==> flow/design.v <==
module scheduler #(
    parameter NUM_THREADS = 8
)(
    input clk,
    input reset,
    input [NUM_THREADS-1:0] active_threads,
    output reg [3-1:0] scheduled_thread
);
    integer last_thread; 
    integer i;           
    integer thread;      
    reg thread_found;    
    always @(posedge clk or posedge reset) begin
        if (reset) begin
            last_thread <= -1;
            scheduled_thread <= 0;
        end else begin
            thread_found = 0;
            for (i = 1; i <= NUM_THREADS; i = i + 1) begin
                thread = (last_thread + i) % NUM_THREADS;
                if (active_threads[thread] && !thread_found) begin
                    scheduled_thread <= thread;    
                    last_thread <= thread;         
                    thread_found = 1;              
                end
            end
        end
    end
endmodule
Tool chain data of scheduler
Tool output for the design above, in the order of the flow.
Lines are those of the file above, counted from 1.
Library cell names are shortened.
{ "setup": {"top_module": "scheduler", "clk_port": "clk", "library": "sky130hd", "lib_corner": "tt_025C_1v80"} }

Elaborated design
Source: Yosys, flattened and elaborated, memories not mapped. Widths are those after wreduce. Registers that Yosys merges into a memory's read port (data or address) are not register bits. Print and check cells do not count. Equal cells are merged and count once.
{ "classes": {"addsub": 8, "shifts": 8, "n_mux": 23, "n_logic": 8, "reduce_logical": 23} }
{ "op_table": {"columns": ["operator", "n"], "rows": [
  ["2-to-1 mux 32 bit", 8],
  ["adder 32 x 4 -> 32 bit with constant B", 4],
  ["adder 32 x 3 -> 32 bit with constant B", 2],
  ["variable part select 8 x 4 -> 1 bit", 8],
  ["adder 32 x 2 -> 32 bit with constant B", 1],
  ["adder 32 x 5 -> 32 bit with constant B", 1],
  ["OR reduction 3 bit", 8],
  ["2-to-1 mux 3 bit", 8],
  ["bitwise AND 1 bit", 8],
  ["nonzero test 8 bit", 1],
  ["logical AND 1 bit", 7],
  ["logical NOT 1 bit", 7],
  ["2-to-1 mux 1 bit", 7]
]} }
{ "word_totals": {"register_bits": 35, "in_bits": 10, "out_inout_bits": 3} }

Longest topological paths
Depth = most cells in a row (Yosys ltp): at word level without a register or memory, in the mapped netlist without a sequential cell, where the memories' decode and read muxes count.
{ "logic_depth": {"ltp_word": 26, "abc_area": 1, "ltp_mapped": 21, "depth_no_buf": 20} }

After synthesis
The flow's flattened synthesis, as Yosys stat reports it; memories are mapped. The netlist is that of the ABC_AREA named above (0 if unset); the other value can give another one.
{ "mapped": {"mapped_cells": 225, "mapped_area_um2": 1262.5, "sequential_area_um2": 180.2, "flip_flops": 7, "buf_cells": 3} }
{ "by_type": {"columns": ["cell", "n"], "rows": [
  ["nand2_1", 89],
  ["nand3_1", 33],
  ["ha_1", 11],
  ["dfstp_2", 4],
  ["inv_1", 28],
  ["dfrtp_1", 3],
  ["nor2_1", 11],
  ["nand3_2", 4],
  ["o21ai_0", 7],
  ["nand2_2", 4],
  ["o21ai_1", 5],
  ["nor2_4", 2],
  ["a21oi_1", 4],
  ["inv_2", 5],
  ["nor2_2", 3],
  ["o21a_1", 2],
  ["nand4_1", 2],
  ["nand4_2", 1]
]} }
Not listed: further types 7, cells in them 7.

Path before layout
Path of least setup slack by OpenSTA after synthesis, without wires, with an ideal clock, recovery checks aside; 20% of the period is set as input and as output delay. Where synthesis merged equal registers, the netlist keeps one of their names.
{ "synth_path": {"kind": "input-to-reg", "from": "in active_threads[1]", "to": "reg scheduled_thread[2]", "period_ns": 7.78, "in_delay_ns": 1.556, "launch_ns": 1.556, "arrival_ns": 2.756, "slack_ns": 4.906, "delay_ns": 1.318, "path_stages": 16, "n_path_buf": 0, "synth_period_reached_ns": 2.874} }
"delay_ns" is the arrival time less input delay plus setup time.
"path_stages" counts driving pins, that of a launching flip-flop among them; a cell with two outputs on the path counts twice.
"synth_period_reached_ns" is the clock period less the worst setup slack; recovery checks do not enter. This is arithmetic on one report: input and output delays are still those of the set period (20% each).
The rows between start and end are the longest chain of elaborated cells between them; the timing report does not say that the signal goes this way. Where chains are equally long, one stands for them.
Each line given opens the expression or statement behind the cell; cells for indexed reads and writes are added by Yosys, which also makes memories of some case tables.
{ "synth_via": {"path_cell_list": "nand2_1 nand3_1 nand2_1 nor2_1 nor2_2 nand3_2 nor2_4 nand2_2 nor2_4 nand2_2 nand2_1 inv_1 nand2_2 nand2_1 nand2_1 nor2_2", "elab_chain_cells": 23, "cone_cells": 38} }
{ "synth_rtl": {"columns": ["item", "line", "text"], "rows": [
  ["start: declaration", 6, "input [NUM_THREADS-1:0] active_threads,"],
  ["variable part select 8 x 4 -> 1 bit", 21, "if (active_threads[thread] && !thread_found) begin"],
  ["2-to-1 mux 1 bit", 21, null],
  ["logical NOT 1 bit", 21, null],
  ["logical AND 1 bit", 21, null],
  ["2-to-1 mux 1 bit", 21, null],
  ["logical NOT 1 bit", 21, null],
  ["logical AND 1 bit", 21, null],
  ["(+9 left out)", null, null],
  ["2-to-1 mux 1 bit", 21, null],
  ["logical NOT 1 bit", 21, null],
  ["logical AND 1 bit", 21, null],
  ["2-to-1 mux 1 bit", 21, null],
  ["logical NOT 1 bit", 21, null],
  ["logical AND 1 bit", 21, null],
  ["2-to-1 mux 3 bit", 21, null],
  ["end: assignment", 16, "scheduled_thread <= 0;"],
  ["end: assignment", 22, "scheduled_thread <= thread;"],
  ["end: declaration", 7, "output reg [3-1:0] scheduled_thread"]
]} }

Path in the finished layout
From the final timing report of stored run 1: the path of least setup slack in the routed layout; clock arrival at registers is part of the times.
{ "layout_path": {"kind": "reg-to-reg", "from": "reg last_thread[1]", "to": "reg scheduled_thread[2]", "period_ns": 2.97, "launch_ns": 0.24, "arrival_ns": 3.02, "slack_ns": 0.09, "path_stages": 20, "n_path_buf": 1} }
The rows between start and end are the longest chain of elaborated cells between them; the timing report does not say that the signal goes this way. Where chains are equally long, one stands for them.
{ "layout_via": {"path_cell_list": "dfstp_2 inv_2 ha_1 buf_4 clkinvlp_4 nand3_1 nand2_2 nand2_1 nand3_4 nand3_2 nor2_4 nand2_2 nor2_4 nand2_4 nand2_1 inv_1 nand2_2 nand2_1 nand2_1 nor2_2", "elab_chain_cells": 26, "cone_cells": 62} }
{ "layout_rtl": {"columns": ["item", "line", "text"], "rows": [
  ["start: declaration", 9, "integer last_thread;"],
  ["start: assignment", 15, "last_thread <= -1;"],
  ["start: assignment", 23, "last_thread <= thread;"],
  ["adder 32 x 2 -> 32 bit", 20, "thread = (last_thread + i) % NUM_THREADS;"],
  ["OR reduction 3 bit", null, null],
  ["bitwise AND 1 bit", null, null],
  ["variable part select 8 x 4 -> 1 bit", 21, "if (active_threads[thread] && !thread_found) begin"],
  ["2-to-1 mux 1 bit", 21, null],
  ["logical NOT 1 bit", 21, null],
  ["logical AND 1 bit", 21, null],
  ["(+12 left out)", null, null],
  ["2-to-1 mux 1 bit", 21, null],
  ["logical NOT 1 bit", 21, null],
  ["logical AND 1 bit", 21, null],
  ["2-to-1 mux 1 bit", 21, null],
  ["logical NOT 1 bit", 21, null],
  ["logical AND 1 bit", 21, null],
  ["2-to-1 mux 3 bit", 21, null],
  ["end: assignment", 16, "scheduled_thread <= 0;"],
  ["end: assignment", 22, "scheduled_thread <= thread;"],
  ["end: declaration", 7, "output reg [3-1:0] scheduled_thread"]
]} }

Subject: scheduler on sky130hd, stored results

Hello all,

scheduler through Yosys and OpenROAD on sky130hd: 2 stored runs, unordered, with their settings and measured results. The constraints put input and output delay at 20% of the set period each and load the outputs with 0.01 pF.
"timing.achieved_period_ns": clock period set for the run, less the worst setup slack. It is reckoned from that one timing run; input and output delays stay at 20% of the period that was set.
"critical_path_time_ns" = time allowed to the worst setup path (clock period - input delay - output delay, where it has them) - its slack; a late launch clock adds to it, a late capture clock takes from it.

Stored run 1
==> flow/run.sh <==
#!/bin/bash
# the make line also repeats the synthesis and layout settings of config.mk as NAME=value (left out here)
make -C /OpenROAD-flow-scripts/flow DESIGN_CONFIG=/design/flow/config.mk WORK_HOME=/design/flow/orfs CLKGATE_MAP_FILE= finish
==> flow/config.mk <==
export PLATFORM = sky130hd
export DESIGN_NAME = scheduler
export DESIGN_NICKNAME = scheduler
export VERILOG_FILES = /design/flow/design.v
export SDC_FILE = /design/flow/constraint.sdc
export NUM_CORES = 4
export LEC_CHECK = 0
export ABC_AREA = 1
export CAP_MARGIN = 25
export CORE_MARGIN = 2
export CORE_UTILIZATION = 64
export CTS_CLUSTER_DIAMETER = 378
export GPL_ROUTABILITY_DRIVEN = 0
export GPL_TIMING_DRIVEN = 0
export MAX_ROUTING_LAYER = met5
export PLACE_DENSITY = 0.95
export SLEW_MARGIN = 40
export TNS_END_PERCENT = 15
==> flow/constraint.sdc <==
create_clock -name core_clock -period 2.97 [get_ports {clk}]
set_input_delay 0.5940 -clock core_clock [delete_from_list [all_inputs] [get_ports {clk}]]
set_output_delay 0.5940 -clock core_clock [all_outputs]
set_load 0.01 [all_outputs]

==> results of stored run 1, as JSON <==
{
  "yosys_chip_area_um2": 1262.5,
  "dieArea_um2": 2344.0,
  "finalCellArea_um2": 1560.2,
  "final_util_pct": 82.0,
  "worstSetupSlack_ns": 0.085,
  "final_setup_tns_ns": 0.000,
  "timing.achieved_period_ns": 2.885,
  "critical_path_time_ns": 2.88,
  "critical_path_type": "reg-to-reg"
}

Stored run 2
==> flow/run.sh <==
#!/bin/bash
# the make line also repeats the synthesis and layout settings of config.mk as NAME=value (left out here)
make -C /OpenROAD-flow-scripts/flow DESIGN_CONFIG=/design/flow/config.mk WORK_HOME=/design/flow/orfs CLKGATE_MAP_FILE= finish
==> flow/config.mk <==
export PLATFORM = sky130hd
export DESIGN_NAME = scheduler
export DESIGN_NICKNAME = scheduler
export VERILOG_FILES = /design/flow/design.v
export SDC_FILE = /design/flow/constraint.sdc
export NUM_CORES = 4
export LEC_CHECK = 0
export CAP_MARGIN = 20
export CORE_ASPECT_RATIO = 1.18
export CORE_MARGIN = 6
export CORE_UTILIZATION = 39
export CTS_CLUSTER_DIAMETER = 149
export CTS_CLUSTER_SIZE = 74
export GPL_TIMING_DRIVEN = 1
export MAX_ROUTING_LAYER = met5
export MIN_ROUTING_LAYER = met1
export PLACE_DENSITY = 0.59
export SETUP_SLACK_MARGIN = 0.71
export SLEW_MARGIN = 20
export TNS_END_PERCENT = 20
==> flow/constraint.sdc <==
create_clock -name core_clock -period 2.36 [get_ports {clk}]
set_input_delay 0.4720 -clock core_clock [delete_from_list [all_inputs] [get_ports {clk}]]
set_output_delay 0.4720 -clock core_clock [all_outputs]
set_load 0.01 [all_outputs]

==> results of stored run 2, as JSON <==
{
  "yosys_chip_area_um2": 1486.4,
  "dieArea_um2": 5441.7,
  "finalCellArea_um2": 2248.4,
  "final_util_pct": 64.0,
  "worstSetupSlack_ns": -0.677,
  "final_setup_tns_ns": -4.027,
  "timing.achieved_period_ns": 3.037,
  "critical_path_time_ns": 3.04,
  "critical_path_type": "reg-to-reg"
}

Thanks
